==> flow/design.v <==
module syncdelay (output switch, input pmt, input sysclk, input [0:0] btn);
reg [1:0] ja;
assign switch = ja[1];
reg [11:0] count = 0;
reg pmt_detected, high = 1, low;
reg [11:0] cpi = 0;
parameter PRTWIDTH = 2400;  
parameter DELAY = 1;
always @(posedge sysclk) begin
    if(pmt == 1'b1) begin
        pmt_detected <= 1;
    end
    if(count > PRTWIDTH - DELAY) begin
        pmt_detected <= 0;
        count <= 0;
        cpi <= cpi + 1;
    end
    if (btn[0]) begin;
         pmt_detected <= 0;
          count <= 0;
         cpi <= 0;
    end 
    if(pmt_detected == 1) begin
         count <= count + 1;
   end
end
    always @(posedge sysclk) begin
        if(count == PRTWIDTH - DELAY && (high == 1)) begin
            ja[1] <= 1'b1;      
            high <= 0;  
            low <= 1;   
               end
      else if (count == PRTWIDTH - DELAY && (low == 1)) begin
           ja[1] <= 1'b0;
           high <= 1;  
           low <= 0; 
         end
         end 
endmodule
### From RTL to reports: syncdelay

Tool output for the design above, in the order of the flow.
Line numbers count from 1 in the design file above.
A cell with - has no value.

| design | value |
|---|---|
| top module | syncdelay |
| clock input | sysclk |
| library | sky130hd |
| corner | tt_025C_1v80 |

### Word level

Counts by Yosys on the flattened word-level netlist (proc, flatten, opt, wreduce; memories kept). Register bits leave out memories and registers merged into their read ports (data or address). Print and check cells are left out. Cells with the same type and inputs are merged into one.

| bit counts | value |
|---|---|
| bits in registers | 15 |
| bits of input ports | 3 |
| output and inout port bits | 1 |
| elaborated cells | 14 |

| operators by class | value |
|---|---|
| $add $sub $neg | 1 |
| order comparisons | 1 |
| equal/unequal tests | 1 |
| muxes and demuxes | 3 |
| reductions and logical operators | 4 |

Operators with widths:

| kind | count |
|---|---|
| two-way mux 12 bit | 3 |
| adder 12 x 1 -> 12 bit (second input constant) | 1 |
| > comparator 12 bit (second input constant) | 1 |
| equality test 12 bit (second input constant) | 1 |
| nonzero test 3 bit | 1 |
| logical AND 1 bit | 2 |
| OR reduction 2 bit | 1 |

### Depth

Depth = most cells in a row (Yosys ltp): at word level without a register or memory, in the mapped netlist without a sequential cell, where the memories' decode and read muxes count.

| depth | value |
|---|---|
| word-level depth | 4 |
| ABC_AREA | 0 |
| mapped depth | 4 |
| mapped depth without buffers | 4 |

### Mapped cells and area

Yosys stat after the flow's synthesis: flattened, memories mapped to cells. It holds for the ABC_AREA given above (unset counts as 0); a run with the other value may have another netlist.
The area totals of this step are shown rounded.

| synthesis totals | value |
|---|---|
| cells in the netlist | 70 |
| chip area (Yosys) | 790 sq um |
| sequential area | 420 sq um |
| flip-flop cells | 15 |
| buffer cells | 1 |

Cell types:

| type | count | total area (sq um) |
|---|---|---|
| sky130_fd_sc_hd__edfxtp_1 | 12 | 360.346 |
| sky130_fd_sc_hd__dfxtp_1 | 3 | 60.058 |
| sky130_fd_sc_hd__a21oi_1 | 7 | 35.034 |
| sky130_fd_sc_hd__o31ai_1 | 4 | 30.029 |
| sky130_fd_sc_hd__or4_1 | 4 | 30.029 |
| sky130_fd_sc_hd__mux2_1 | 2 | 22.522 |
| sky130_fd_sc_hd__nand4_4 | 1 | 21.27 |
| sky130_fd_sc_hd__nand3_1 | 4 | 20.019 |
| sky130_fd_sc_hd__nor2_1 | 5 | 18.768 |
| sky130_fd_sc_hd__or3_1 | 3 | 18.768 |
| sky130_fd_sc_hd__a211o_1 | 2 | 17.517 |
| sky130_fd_sc_hd__xnor2_1 | 2 | 17.517 |
| sky130_fd_sc_hd__inv_1 | 4 | 15.014 |
| sky130_fd_sc_hd__o21ai_0 | 3 | 15.014 |
| sky130_fd_sc_hd__ha_1 | 1 | 12.512 |
| sky130_fd_sc_hd__nand4_2 | 1 | 12.512 |
| sky130_fd_sc_hd__nor3_2 | 1 | 10.01 |
| sky130_fd_sc_hd__or4b_1 | 1 | 10.01 |

Not listed: further types 9, cells in them 10.

### Timing after synthesis

Path of least setup slack by OpenSTA after synthesis, without wires, with an ideal clock, recovery checks aside; 20% of the period is set as input and as output delay. Where synthesis merged equal registers, the netlist keeps one of their names.

| timing after synthesis | value |
|---|---|
| kind | register to register |
| start point | register count[5] |
| end point | register count[0] |
| clock period | 1,920 ps |
| arrival time | 1,345 ps |
| slack | 274 ps |
| delay of the path | 1,646 ps |
| driving pins on the path | 4 |
| synthesis period reached | 1,646 ps |

"delay of the path" is the arrival time less input delay plus setup time.
"driving pins on the path": output pins that drive a net of the path, with the launching flip-flop's if there is one; two outputs of one cell count as two.
"synthesis period reached" is the clock period less the worst setup slack; recovery checks do not enter. This is arithmetic on one report: input and output delays are still those of the set period (20% each).
Between the ends stands the longest chain of elaborated cells between them, by number of cells; it is not shown to be the way that was timed. Of several equally long chains one is given.
A line is the first line of the expression or statement that the cell stems from. Yosys adds cells for indexed reads and writes and turns some case tables into memories.
A register here has more assigning lines than the two given.
Only ways into the end's enable, where the timed path ends, are counted here.

| between the ends, after synthesis | value |
|---|---|
| cell sequence | sky130_fd_sc_hd__edfxtp_1 sky130_fd_sc_hd__a21o_1 sky130_fd_sc_hd__a211o_1 sky130_fd_sc_hd__a211o_1 |
| length of the longest elaborated chain | 2 |
| elaborated cells between the ends (all ways) | 2 |
| RTL lines with such cells | 1 |

RTL lines, path after synthesis:

| element | RTL line | source |
|---|---|---|
| start: declaration | 4 | `reg [11:0] count = 0;` |
| start: assignment | 15 | `count <= 0;` |
| start: assignment | 24 | `count <= count + 1;` |
| > comparator 12 bit | 13 | `if(count > PRTWIDTH - DELAY) begin` |
| nonzero test 3 bit | - |  |
| end: assignment | 15 |  |
| end: assignment | 24 |  |
| end: declaration | 4 |  |

### Timing after layout

Path of least setup slack in the final report of flow run A (OpenROAD, finished layout, wires in). Where an end is a register, its clock arrival counts in the times.
The report prints the path's times to 10 ps; the period is as set.

| timing post-layout | value |
|---|---|
| kind | register to register |
| start point | register count[7] |
| end point | register count[3] |
| clock period | 2,620 ps |
| arrival time | 1,770 ps |
| slack | 820 ps |
| driving pins on the path | 4 |

Between the ends stands the longest chain of elaborated cells between them, by number of cells; it is not shown to be the way that was timed. Of several equally long chains one is given.
A register here has more assigning lines than the two given.
Only ways into the end's enable, where the timed path ends, are counted here.

| between the ends, post-layout | value |
|---|---|
| cell sequence | sky130_fd_sc_hd__edfxtp_1 sky130_fd_sc_hd__a21o_1 sky130_fd_sc_hd__a211o_1 sky130_fd_sc_hd__a211o_1 |
| length of the longest elaborated chain | 2 |
| elaborated cells between the ends (all ways) | 2 |
| RTL lines with such cells | 1 |

RTL lines, path post-layout:

| element | RTL line | source |
|---|---|---|
| start: declaration | 4 | `reg [11:0] count = 0;` |
| start: assignment | 15 | `count <= 0;` |
| start: assignment | 24 | `count <= count + 1;` |
| > comparator 12 bit | 13 | `if(count > PRTWIDTH - DELAY) begin` |
| nonzero test 3 bit | - |  |
| end: assignment | 15 |  |
| end: assignment | 24 |  |
| end: declaration | 4 |  |

Memo
Re: implementation data of syncdelay

Measured data: module syncdelay, platform sky130hd, 2 stored runs of the flow under differing settings, order arbitrary. Input and output delays are each 20% of the period that was set; the output load is 0.01 pF.
"period achieved": clock period set for the run, less the worst setup slack. It is reckoned from that one timing run; input and output delays stay at 20% of the period that was set.
"total power of the final layout" is the tool's figure for a default switching activity; nothing was simulated.
Results are given in rounded form.
Among the settings, -- means not set for that run.

| run | period_ns | CORE_UTILIZATION | SETUP_SLACK_MARGIN | PLACE_DENSITY_LB_ADDON | TNS_END_PERCENT | ABC_AREA | GPL_ROUTABILITY_DRIVEN | CTS_CLUSTER_SIZE | CAP_MARGIN | CORE_MARGIN | SLEW_MARGIN | utilization after layout | period achieved (ps) | total power of the final layout (mW) | synthesis area (sq um) | full die area (sq um) | worst hold slack in the final report (ps) | smallest setup slack (ps) |
|---|---|---|---|---|---|---|---|---|---|---|---|---|---|---|---|---|---|---|
| flow run A | 2.62 | 37 | 0.69 | 0.26 | 100 | 0 | 0 | 95 | 15 | 2 | 20 | 0.44 | 1,802 | 0.54 | 790 | 2,500 | 490 | 820 |
| flow run B | 2.09 | 40 | 0.6 | -- | -- | -- | -- | -- | 20 | 2 | 20 | 0.58 | 1,627 | 0.81 | 790 | 2,300 | 500 | 460 |
